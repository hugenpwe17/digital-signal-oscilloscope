==> flow/design.v <==
module ADC #(
	parameter CODING = 1'b1, parameter RANGE = 1'b0
	)(
		input	wire 			clock,		 
		input	wire 			reset,
		output	reg 			ADC_CS_N,	 
		output	reg 			ADC_DIN,	 
		output	reg 			ADC_SCLK,	 
		input	wire 			ADC_DOUT,	 
		output 	reg [7:0][11:0] data		 
	);          
	parameter QUIET0 = 3'b000, QUIET1 = 3'b001, QUIET2 = 3'b010;
	parameter CYCLE0 = 3'b100, CYCLE1 = 3'b101, CYCLE2 = 3'b110, CYCLE3 = 3'b111;
	reg [2:0] 	state;  	 
	reg [2:0]	addr;   	 
	reg [3:0] 	count;  	 
	reg [14:0] 	buffer; 	 
	initial begin
		ADC_CS_N 	<= 1'b1;
		ADC_DIN 	<= 1'b0;
		ADC_SCLK 	<= 1'b1;
		state 		<= QUIET0;
		addr 		<= 3'b0;
		count 		<= 4'b0;
		buffer 		<= 15'b0;
	end
	wire [3:0] 	count_incr;  
	reg 		ctrl;        
	assign count_incr = count + 1'b1;
	always @(*)
		case (count)
			4'b0000:  
				ctrl = 1'b1;
			4'b0001:  
				ctrl = 1'b0;
			4'b0010:  
				ctrl = 1'bx;
			4'b0011:  
				ctrl = addr[2];
			4'b0100:  
				ctrl = addr[1];
			4'b0101:  
				ctrl = addr[0];
			4'b0110:  
				ctrl = 1'b1;
			4'b0111:  
				ctrl = 1'b1;
			4'b1000:  
				ctrl = 1'b0;
			4'b1001:  
				ctrl = 1'bx;
			4'b1010:  
				ctrl = RANGE;
			4'b1011:  
				ctrl = CODING;
			default:  
				ctrl = 1'bx;
		endcase
	always @(posedge clock) begin
		if (reset) begin
			ADC_CS_N 	<= 1'b1;
			ADC_DIN 	<= 1'b0;
			ADC_SCLK 	<= 1'b1;
			state 		<= QUIET0;
			addr 		<= 3'b0;
			count 		<= 4'b0;
			buffer 		<= 15'b0;
		end else begin
			case (state)
				QUIET0: begin						 
					state 				<= QUIET1;
					data[buffer[14:12]] <= buffer[11:0];
				end
				QUIET1: begin
					state <= QUIET2;
				end
				QUIET2: begin						 
					state 		<= CYCLE0;
					ADC_CS_N 	<= 1'b0;
					ADC_DIN 	<= ctrl;
					count 		<= count_incr;
				end
				CYCLE0: begin						 
					state 		<= CYCLE1;
					ADC_SCLK 	<= 1'b0;
				end
				CYCLE1: begin
					state <= CYCLE2;
				end
				CYCLE2: begin						 
					state 		<= CYCLE3;
					ADC_SCLK 	<= 1'b1;
				end
				CYCLE3: begin						 
					if (count == 4'b1111) begin		 
						state 		<= QUIET0;
						ADC_CS_N 	<= 1'b1;
						addr 		<= addr + 1'b1;
					end else begin
							state <= CYCLE0;
					end
					ADC_DIN 	<= ctrl;
					buffer 		<= {buffer[13:0], ADC_DOUT};
					count 		<= count_incr;
				end
			endcase
		end
	end
endmodule
module ADCmodule (
	input  wire		  clock,		 
	input  wire 	  reset,		 
	output wire 	  ADC_CS_N,		 
	output wire 	  ADC_DIN, 		 
	output wire 	  ADC_SCLK,		 
	input  wire 	  ADC_DOUT,
	output reg [4:0]  Leds,
	output reg 	 	  ADC_CLK,
	output reg [11:0] Readed_data1
);
	reg  [9:0]	 	 counter; 	 
	wire [7:0][11:0] Data;
	initial begin
		Readed_data1 = 0;
		ADC_CLK 	 = 0;
	end
	ADC set(
		.clock		( clock		),
		.reset		( reset		),
		.ADC_CS_N	( ADC_CS_N	),
		.ADC_DIN	( ADC_DIN	),
		.ADC_DOUT	( ADC_DOUT	),
		.ADC_SCLK	( ADC_SCLK	),
		.data		( Data		)
	);
	always @(posedge clock)begin
		if(counter >= 10'd536) begin 
			Readed_data1 <= Data[0];
			counter 	 <= 0;
			ADC_CLK 	 <= 1'b1;
			Leds 		 <= Readed_data1[11:7];
		end else begin
			counter <= counter + 1 ;
			ADC_CLK <= 1'b0;
		end	
	end
endmodule
### Step by step through the tools: ADCmodule

What the tools print for ADCmodule, step after step.
Lines are those of the file above, counted from 1.
Library cell names are shortened.
The mark n/a stands for no value.

| design | value |
|---|---|
| design top | ADCmodule |
| clock port | clock |
| library | sky130hd |
| timing corner | tt_025C_1v80 |

### Elaborated design

Yosys after proc, flatten, opt, wreduce and memory -nomap, before mapping. Memory bits, and registers merged into a memory's read port (data or address), are not among the register bits. Print and check cells are not counted.

| cells by class | value |
|---|---|
| bitwise operators | 4 |
| multiply operators | 1 |
| order comparisons | 1 |
| multiplexer cells | 7 |
| reductions and logical operators | 11 |
| shifts and indexed selects | 2 |
| add/subtract/negate cells | 4 |
| equality and inequality tests | 17 |
| divide/modulo/power cells | 0 |

Operators by type and width:

| operator | number |
|---|---|
| variable shift 12 x 33 -> 96 bit | 1 |
| variable shift 12 x 33 -> 96 bit (first input constant) | 1 |
| bitwise AND 96 bit | 1 |
| OR 96 bit | 1 |
| NOT 96 bit | 1 |
| negation 32 -> 33 bit | 1 |
| parallel mux 3 bit (select 7 bit) | 1 |
| == test 4 x 3 -> 1 bit (second input constant) | 4 |
| == test 4 bit (second input constant) | 4 |
| == test 3 bit (second input constant) | 4 |
| adder 10 x 1 -> 10 bit (second input constant) | 1 |
| greater-or-equal comparator 10 bit (second input constant) | 1 |
| multiplier 3 x 2 -> 5 bit (second input constant) | 1 |
| nonzero test 7 bit | 1 |
| AND reduction 2 bit | 3 |
| parallel mux 1 bit (select 5 bit) | 1 |
| nonzero test 2 bit | 2 |
| adder 4 x 1 -> 4 bit (second input constant) | 1 |
| == test 4 x 1 -> 1 bit (second input constant) | 1 |
| == test 4 x 2 -> 1 bit (second input constant) | 1 |
| logical NOT 4 bit | 1 |
| OR reduction 4 bit | 1 |
| parallel mux 1 bit (select 2 bit) | 2 |
| adder 3 x 1 -> 3 bit (second input constant) | 1 |
| == test 3 x 1 -> 1 bit (second input constant) | 1 |
| == test 3 x 2 -> 1 bit (second input constant) | 1 |
| logical NOT 3 bit | 1 |
| OR reduction 3 bit | 1 |

Not listed: further kinds 5, cells in them 6.

| word-level totals | value |
|---|---|
| word width x clocked read ports | 0 |
| register bits after elaboration | 152 |
| memories | 0 |
| ROM bits | 0 |
| bits in writable memories | 0 |
| latch bits | 0 |

### Longest topological paths

Longest topological path by Yosys (ltp), each cell counted once; first at word level (registers and memories cut), then after technology mapping (sequential cells cut; the memories' decode and read muxes count).

| logic depth | value |
|---|---|
| depth in word-level cells | 6 |
| ABC_AREA | 0 |
| gate-level depth with buffers | 11 |
| depth with buffers taken out | 9 |

### Synthesis result

Source: synth_stat.txt of the flow (Yosys; design flattened, memories mapped). It holds for the ABC_AREA given above (unset counts as 0); a run with the other value may have another netlist.
Totals and module areas in this step are rounded.

Cells by type:

| cell | number |
|---|---|
| edfxtp_1 | 29 |
| dfxtp_1 | 39 |
| ha_1 | 12 |
| nand2_1 | 40 |
| a21oi_1 | 22 |
| xnor2_1 | 12 |
| mux2_2 | 8 |
| nor2_1 | 22 |
| inv_1 | 13 |
| nand3_1 | 9 |
| a221o_1 | 4 |
| a211o_1 | 4 |
| a22o_1 | 4 |
| and2_1 | 5 |
| a21o_1 | 4 |
| nor3_1 | 6 |
| xor2_1 | 3 |
| nor3b_1 | 3 |

Other cell types: 23; their cells: 33.

| synthesis totals | value |
|---|---|
| sequential area | 0.0017 mm^2 |
| flip-flops | 68 |
| synthesis area | 0.0029 mm^2 |
| buffers | 10 |
| mapped cells | 272 |

The figures by module come from a second, unflattened synthesis with its own total; it is not the netlist above.

| unflattened totals | value |
|---|---|
| cell total of the unflattened synthesis | 673 |
| area total of the unflattened synthesis | 0.0075 mm^2 |

Each row is one instance without its submodules.

By module:

| module | area (mm^2) | times used | cells |
|---|---|---|---|
| ADC | 0.0066 | 1 | 609 |
| ADCmodule | 0.00095 | 1 | 64 |

### Timing after synthesis

Source: OpenSTA report_checks on the synthesized netlist (no wires, ideal clock, input and output delay 20% of the period each), path of least setup slack; recovery checks are left aside. Register names are those of the netlist, which keeps one name where synthesis merged equal registers.

| timing after synthesis | value |
|---|---|
| path kind | flip-flop to flip-flop |
| start point | register set.buffer[13] |
| end point | register set.data |
| stages on the path | 10 |
| period | 2.64 ns |
| path slack | -0.123 ns |
| setup time | 0.260 ns |
| path delay | 2.764 ns |
| path buffers | 1 |
| arrival | 2.504 ns |
| time at the first pin | 0.000 ns |
| synthesis period reached | 2.763 ns |

"path delay" = arrival - input delay + setup time.
"stages on the path" counts driving pins, that of a launching flip-flop among them; a cell with two outputs on the path counts twice.
"synthesis period reached" = period - worst setup slack (recovery checks aside). The figure is calculated, with input and output delays left at 20% of the set period.
Where an end lacks its bit number, it is one bit of the signal, or one of the new flip-flops if synthesis recoded a state register.
Between the ends stands the longest chain of elaborated cells between them, by number of cells; it is not shown to be the way that was timed. Of several equally long chains one is given.
A line is the first line of the expression or statement that the cell stems from. Yosys adds cells for indexed reads and writes and turns some case tables into memories.

| on the way, after synthesis | value |
|---|---|
| cells stage by stage | dfxtp_1 -> ha_1 -> fa_1 -> nand2b_1 -> nor2_1 -> ha_1 -> nor3b_1 -> and4b_1 -> buf_4 -> mux2_2 |
| length of the longest elaborated chain | 6 |

RTL lines, path after synthesis:

| element | RTL line | source |
|---|---|---|
| start, declared | 17 | `reg [14:0] buffer;` |
| start, assigned | 67 | `buffer <= 15'b0;` |
| start, assigned | 103 | `buffer <= {buffer[13:0], ADC_DOUT};` |
| multiplier 3 x 2 -> 5 bit | 72 | `data[buffer[14:12]] <= buffer[11:0];` |
| negation 32 -> 33 bit | 72 |  |
| variable shift 12 x 33 -> 96 bit | 72 |  |
| NOT 96 bit | 72 |  |
| bitwise AND 96 bit | 72 |  |
| OR 96 bit | 72 |  |
| end, assigned | 72 |  |
| end, declared | 10 | `output reg [7:0][11:0] data` |

### Timing after layout

From the final timing report of run 2: the path of least setup slack in the routed layout; clock arrival at registers is part of the times.

| timing after layout | value |
|---|---|
| path kind | flip-flop to flip-flop |
| start point | register set.buffer[13] |
| end point | register set.data |
| path buffers | 0 |
| setup time | 0.24 ns |
| time at the first pin | 0.34 ns |
| arrival | 2.84 ns |
| path slack | 0.35 ns |
| stages on the path | 10 |
| period | 3.1 ns |

Where an end lacks its bit number, it is one bit of the signal, or one of the new flip-flops if synthesis recoded a state register.
Between the ends stands the longest chain of elaborated cells between them, by number of cells; it is not shown to be the way that was timed. Of several equally long chains one is given.

| on the way, after layout | value |
|---|---|
| cells stage by stage | dfxtp_4 -> ha_4 -> fa_2 -> nand2b_4 -> nor2_4 -> ha_4 -> or2b_1 -> a21oi_2 -> a21oi_4 -> a221o_1 |
| length of the longest elaborated chain | 6 |

RTL lines, path after layout:

| element | RTL line | source |
|---|---|---|
| start, declared | 17 | `reg [14:0] buffer;` |
| start, assigned | 67 | `buffer <= 15'b0;` |
| start, assigned | 103 | `buffer <= {buffer[13:0], ADC_DOUT};` |
| multiplier 3 x 2 -> 5 bit | 72 | `data[buffer[14:12]] <= buffer[11:0];` |
| negation 32 -> 33 bit | 72 |  |
| variable shift 12 x 33 -> 96 bit | 72 |  |
| NOT 96 bit | 72 |  |
| bitwise AND 96 bit | 72 |  |
| OR 96 bit | 72 |  |
| end, assigned | 72 |  |
| end, declared | 10 | `output reg [7:0][11:0] data` |

FLOW RESULTS
============

Below are 2 stored runs of the flow (Yosys, OpenROAD; platform sky130hd) on ADCmodule, each with its settings and what was measured, unordered. Constraints: input delay and output delay 20% of the set period each, output load 0.01 pF.
"period achieved" means the clock period less the worst setup slack. The figure is calculated, with input and output delays left at 20% of the set period.
By "power consumption" is meant OpenSTA's value without simulated activity: inputs other than the clock are taken to toggle once in ten clock periods, and the tool carries that through the logic.
Values from the reports are rounded here.
A setting shown as - is not set for that run.
A result given as - is not shown for that run.

| name | run 1 | run 2 |
|---|---|---|
| period_ns | 4.13 | 3.1 |
| CORE_UTILIZATION | 65 | 40 |
| PLACE_DENSITY_LB_ADDON | 0.2 | - |
| CELL_PAD_IN_SITES_GLOBAL_PLACEMENT | 0 | - |
| CELL_PAD_IN_SITES_DETAIL_PLACEMENT | 1 | - |
| GPL_TIMING_DRIVEN | 1 | - |
| GPL_ROUTABILITY_DRIVEN | 1 | - |
| CAP_MARGIN | 30 | 20 |
| CORE_MARGIN | 2 | 2 |
| SLEW_MARGIN | 20 | 20 |
| SETUP_SLACK_MARGIN | - | 0.45 |
| post-route setup TNS (ns) | - | 0.000 |
| total die area (mm^2) | - | 0.008 |
| power consumption (mW) | - | 1.7 |
| period achieved (ns) | - | 2.747 |
| setup slack of the worst path (ns) | - | 0.35 |
| cell area after synthesis (mm^2) | - | 0.0029 |
| utilization after routing (%) | - | 51 |

Run 1: did not finish, clock tree synthesis stopped with DPL-0033
